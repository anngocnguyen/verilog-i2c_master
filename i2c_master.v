==> flow/design.v <==
module baud_gen
    #(parameter
        f_clk = 50_000_000,
        f_baud = 38400
    )
    (
        input clk, reset,
        output oTick
    );
    localparam [7:0] count_max = f_clk/(f_baud*2); 
    reg [7:0] count_reg, count_next;
    reg tick;
    always@(posedge clk, posedge reset) begin
        if(reset) begin
            count_reg <= count_max;
        end
        else begin
            count_reg <= count_next;
        end
    end
    always@* begin
        count_next = count_reg - 1;
        tick = 1'b0;
        if(count_reg == 0) begin
            count_next = count_max;
            tick = 1'b1;
        end
    end
    assign oTick = tick;
endmodule
module i2c_master
    #(parameter
        f_clk = 50_000_000,
        f_bus = 400_000
    )
    (
        input clk, reset,
        input ena,
        input rd_wrt,
        input [6:0] addr,
        input [7:0] data_wrt,
        output [7:0] data_rd,
        output reg busy,
        output reg err,
        inout scl, sda
    );
    wire clk_tick;
    reg clk_tick_ena;
    baud_gen 
    #(
        .f_clk(f_clk),
        .f_baud(f_bus)
    ) tick_gen
    (
        .clk(clk & clk_tick_ena), 
        .reset(reset | (~clk_tick_ena)),
        .oTick(clk_tick)
    );
    reg [7:0] state_reg, state_next;
    localparam  s_idle = 8'h0,
                s_start = 8'h1,
                s_addr = 8'h2,
                s_slv_ack1 = 8'h3,
                s_wrt = 8'h4,
                s_rd = 8'h5,
                s_slv_ack2 = 8'h6,
                s_mst_ack = 8'h7,
                s_end = 8'h9,
                s_finish = 8'hA,
                s_err = 8'hB;
    reg [7:0] data_rd_reg, data_rd_next;
    reg [7:0] data_wrt_reg, data_wrt_next;
    reg [7:0] addr_reg, addr_next;
    reg tick_edge_reg, tick_edge_next;
    reg [7:0] bit_count_reg, bit_count_next;
    reg scl_out, sda_out;
    always@(posedge clk, posedge reset) begin
        if(reset) begin
            state_reg <= s_idle;
            data_rd_reg <= {8{1'b0}};
            data_wrt_reg <= {8{1'b0}};
            tick_edge_reg <= 1'b1;
            bit_count_reg <= 8'd7;
	    addr_reg <= 0;
        end
        else begin
            state_reg <= state_next;
            data_rd_reg <= data_rd_next;
            data_wrt_reg <= data_wrt_next;
            tick_edge_reg <= tick_edge_next;
            bit_count_reg <= bit_count_next;
	    addr_reg <= addr_next;
        end
    end
    always@* begin
        state_next = state_reg;
        data_rd_next = data_rd_reg;
        data_wrt_next = data_wrt_reg;
        tick_edge_next = tick_edge_reg;
        bit_count_next = bit_count_reg;
	addr_next = addr_reg;
        busy = 1'b1;
        clk_tick_ena = 1'b1;
        err = 1'b0;
        scl_out = 1'b1;
        sda_out = 1'b1;
        if(clk_tick) begin
            tick_edge_next = ~tick_edge_reg;
        end
        case(state_reg) 
            s_idle: begin
                busy = 1'b0;
                clk_tick_ena = 1'b0;
                if(ena) begin  
                    state_next = s_start;
                    addr_next = {addr, rd_wrt};
                    data_wrt_next = data_wrt;
                end
            end
            s_start: begin
                sda_out = 1'b0;
                scl_out = 1'b1;
                if(clk_tick) begin  
                    state_next = s_addr;
                    bit_count_next = 'd7;
                end
            end
            s_addr: begin
                scl_out = tick_edge_reg;
                sda_out = addr_reg[7];
                if(clk_tick & tick_edge_reg) begin
                    addr_next = {addr_reg[6:0], addr_reg[7]};  
                    if(bit_count_reg==0) begin  
                        state_next = s_slv_ack1;
                    end
                    else begin  
                        bit_count_next = bit_count_reg - 'd1;
                    end
                end
            end
            s_slv_ack1: begin
                sda_out = 1'b1;  
                scl_out = tick_edge_reg;
                if(clk_tick & tick_edge_reg) begin
                    if(~sda) begin  
                        if(addr_reg[0]) begin  
                            state_next = s_rd;
                        end
                        else begin  
                            state_next = s_wrt;
                        end
                        bit_count_next = 'd7;
                    end
                    else begin  
                        state_next = s_err;
                    end
                end
            end
            s_rd: begin
                sda_out = 1'b1;  
                scl_out = tick_edge_reg;
                if(clk_tick & tick_edge_reg) begin
                    data_rd_next = {data_rd_reg[6:0], sda};
                    if(bit_count_reg==0) begin  
                        state_next = s_mst_ack;
                    end
                    else begin
                        bit_count_next = bit_count_reg - 'd1;
                    end
                end
            end
            s_wrt: begin
                sda_out = data_wrt_reg[7];
                scl_out = tick_edge_reg;
                if(clk_tick & tick_edge_reg) begin
                    data_wrt_next = {data_wrt_reg[6:0], 1'b0};
                    if(bit_count_reg==0) begin  
                        state_next = s_slv_ack2;
                    end
                    else begin
                        bit_count_next = bit_count_reg - 'd1;
                    end
                end
            end
            s_slv_ack2: begin
                scl_out = tick_edge_reg;
                sda_out = 1'b1;
                busy = 1'b0;
                if(clk_tick & tick_edge_reg) begin
                    if((ena) && ({addr,rd_wrt} == addr_reg) && (~sda)) begin  
                        state_next = s_wrt;
                        bit_count_next = 'd7;
                        data_wrt_next = data_wrt;
                    end 
                    else begin 
                        if(~sda) 
                            state_next = s_end;  
                        else
                            state_next = s_err;  
		    end
		end
	    end
            s_mst_ack: begin 
                scl_out = tick_edge_reg;
                busy = 1'b0;  
                if((ena) && ({addr,rd_wrt} == addr_reg)) begin
                    sda_out = 1'b0;  
                end
                else begin 
                    sda_out = 1'b1;  
                end
                if(clk_tick & tick_edge_reg) begin
                    if((ena)&&({addr, rd_wrt} == addr_reg)) begin  
                        state_next = s_rd;
                        bit_count_next = 'd7;
                    end
                    else begin           
                        state_next = s_end;
                    end
                end
            end
            s_end: begin
                busy = 1'b0;
                scl_out = tick_edge_reg;
                sda_out = 1'b0;
                if(clk_tick & tick_edge_reg) begin
                    state_next = s_finish;
                end
            end
            s_finish: begin  
                busy = 1'b0;
                scl_out = 1'b1;
                sda_out = 1'b1;
                if(clk_tick & tick_edge_reg) begin
                    state_next = s_idle;
                end
            end 
            s_err: begin
                err = 1'b1;
                scl_out = 1'b1;
                sda_out = 1'b1;
                clk_tick_ena = 1'b0;
            end
        endcase
    end
    assign data_rd = data_rd_reg;
    assign sda = (sda_out == 1'b1) ? (1'bz) : (1'b0);
    assign scl = (scl_out == 1'b1) ? (1'bz) : (1'b0);
endmodule
Step by step through the tools: i2c_master
The steps from the RTL of i2c_master to its reports follow in flow order. Line numbers count from 1 in the design file above. Cell names lack the library's common part. The mark -- stands for no value.

Top: i2c_master. Clock input: clk. Standard-cell library: sky130hd. Corner: tt_025C_1v80.

Word-level counts
Yosys after proc, flatten, opt, wreduce and memory -nomap, before mapping. Memory bits, and registers merged into a memory's read port (data or address), are not among the register bits. Print and check cells are not counted. Equal cells are merged and count once.

For add/subtract/negate cells the number is 2. The entry for reductions and logical operators reads 19. For eq/ne operators the number is 29. Under bitwise gates (word level) stands 5. Mux-type cells: 47.

Operators by type and width (count): 8-bit two-way mux (29); 8-bit case mux with 10-bit select (1); 8-bit case mux with 5-bit select (1); 2-bit != test with constant B (16); 8-bit by 3-bit == test with 1-bit output with constant B (4); 8-bit by 4-bit == test with 1-bit output with constant B (3); 8-bit zero test (3); 8-bit case mux with 3-bit select (1); 8-bit by 1-bit subtractor with 8-bit output with constant B (2); 8-bit by 2-bit == test with 1-bit output with constant B (2); 8-bit case mux with 2-bit select (1); 14-bit AND reduction (1); 4-bit two-way mux (3); 10-bit AND reduction (1); 10-bit nonzero test (1); 1-bit two-way mux (9); 8-bit by 1-bit == test with 1-bit output with constant B (1); 8-bit == test (1); 7-bit nonzero test (1); 7-bit OR reduction (1); 5-bit AND reduction (1); 5-bit OR reduction (1); 2-bit by 1-bit != test with 1-bit output with constant B (2); 2-bit OR reduction (2); 1-bit case mux with 4-bit select (1); 3-bit AND reduction (1); 3-bit nonzero test (1); 3-bit OR reduction (1).

Not listed: further kinds 7, cells in them 10.

For register bits after elaboration the number is 49. The figure for bits of input ports is 19. Under word-level cells stands 109. The entry for output and inout port bits reads 12.

Longest topological paths
Longest topological path by Yosys (ltp), each cell counted once; first at word level (registers and memories cut), then after technology mapping (sequential cells cut; the memories' decode and read muxes count).

The figure for depth in word-level cells is 10. Under ABC_AREA stands 0. Depth in mapped cells: 8. The figure for gate-level depth less buffers is 7.

Mapped cells and area
Source: synth_stat.txt of the flow (Yosys; design flattened, memories mapped). It holds for the ABC_AREA given above (unset counts as 0); a run with the other value may have another netlist. The area totals of this step are shown rounded.

Cells by type (count): dfrtp_1 (25); dfstp_2 (10); xnor2_1 (11); mux2i_1 (9); buf_4 (11); nand2_1 (22); nor2_1 (17); a21oi_1 (11); a22o_1 (5); ha_1 (3); inv_1 (10); nor3_1 (7); o21ai_0 (7); nor3_4 (2); a31oi_1 (4); nor4b_4 (1); and4b_1 (2); o221a_4 (1).

Not listed: further types 29, cells in them 37.

The entry for flip-flops reads 35. The entry for mapped area reads 2000 sq um. The figure for mapped cells is 195.

By module: a second synthesis without flattening, with its own total; a netlist apart from the flattened one above.

Cells (unflattened synthesis): 205. The entry for area total of the unflattened synthesis reads 2000 sq um.

Each row is one instance without its submodules.

By module: i2c_master (instances 1, sequential area 680 sq um, area 1600 sq um, cells 169); baud_gen (instances 1, sequential area 210 sq um, area 400 sq um, cells 36).

Stored flow runs of i2c_master (2 of them; Yosys, OpenROAD, sky130hd). They differ in their settings and are not a sequence. Constraints: input delay and output delay 20% of the set period each, output load 0.01 pF. "clock period achieved" means the clock period less the worst setup slack. The figure is calculated, with input and output delays left at 20% of the set period. "time used up by the worst setup path": the worst setup path's part of the clock period (all of it between registers, 20% less for each end at a port) less its slack. A launch clock that arrives late makes it longer, a capture clock that arrives late makes it shorter. "power" rests on the timing tool's default activity at the inputs, not on a simulated workload. Values from the reports are rounded here.

Stored run 1 has these settings: period_ns 2.64; CORE_UTILIZATION 63; SETUP_SLACK_MARGIN 0.65; PLACE_DENSITY_LB_ADDON 0.25; CORE_ASPECT_RATIO 2.0; CORE_MARGIN 7; CELL_PAD_IN_SITES_GLOBAL_PLACEMENT 2; GPL_ROUTABILITY_DRIVEN 1; CTS_CLUSTER_SIZE 70; CTS_CLUSTER_DIAMETER 223; SLEW_MARGIN 30; CAP_MARGIN 20. Outcome: no final report: placement broke off with FLW-0024.

Stored run 2 has these settings: period_ns 1.51; CORE_UTILIZATION 23; SETUP_SLACK_MARGIN 0.33; PLACE_DENSITY 0.48; CORE_ASPECT_RATIO 1.88; CORE_MARGIN 3; MAX_ROUTING_LAYER met5; CAP_MARGIN 20; SLEW_MARGIN 20. The post-synthesis cell area comes to 2000 sq um. The overall die area reads 9700 sq um. The measured area of the standard cells in the finished layout is 3300 sq um. The measured utilization is 40%. The setup slack of the worst path comes to -0.51 ns. For the total negative setup slack the run shows -10 ns. The power is 0.003 W. The clock period achieved comes to 2.021 ns. The time used up by the worst setup path reads 2.02 ns. Type of the worst setup path: register to register.
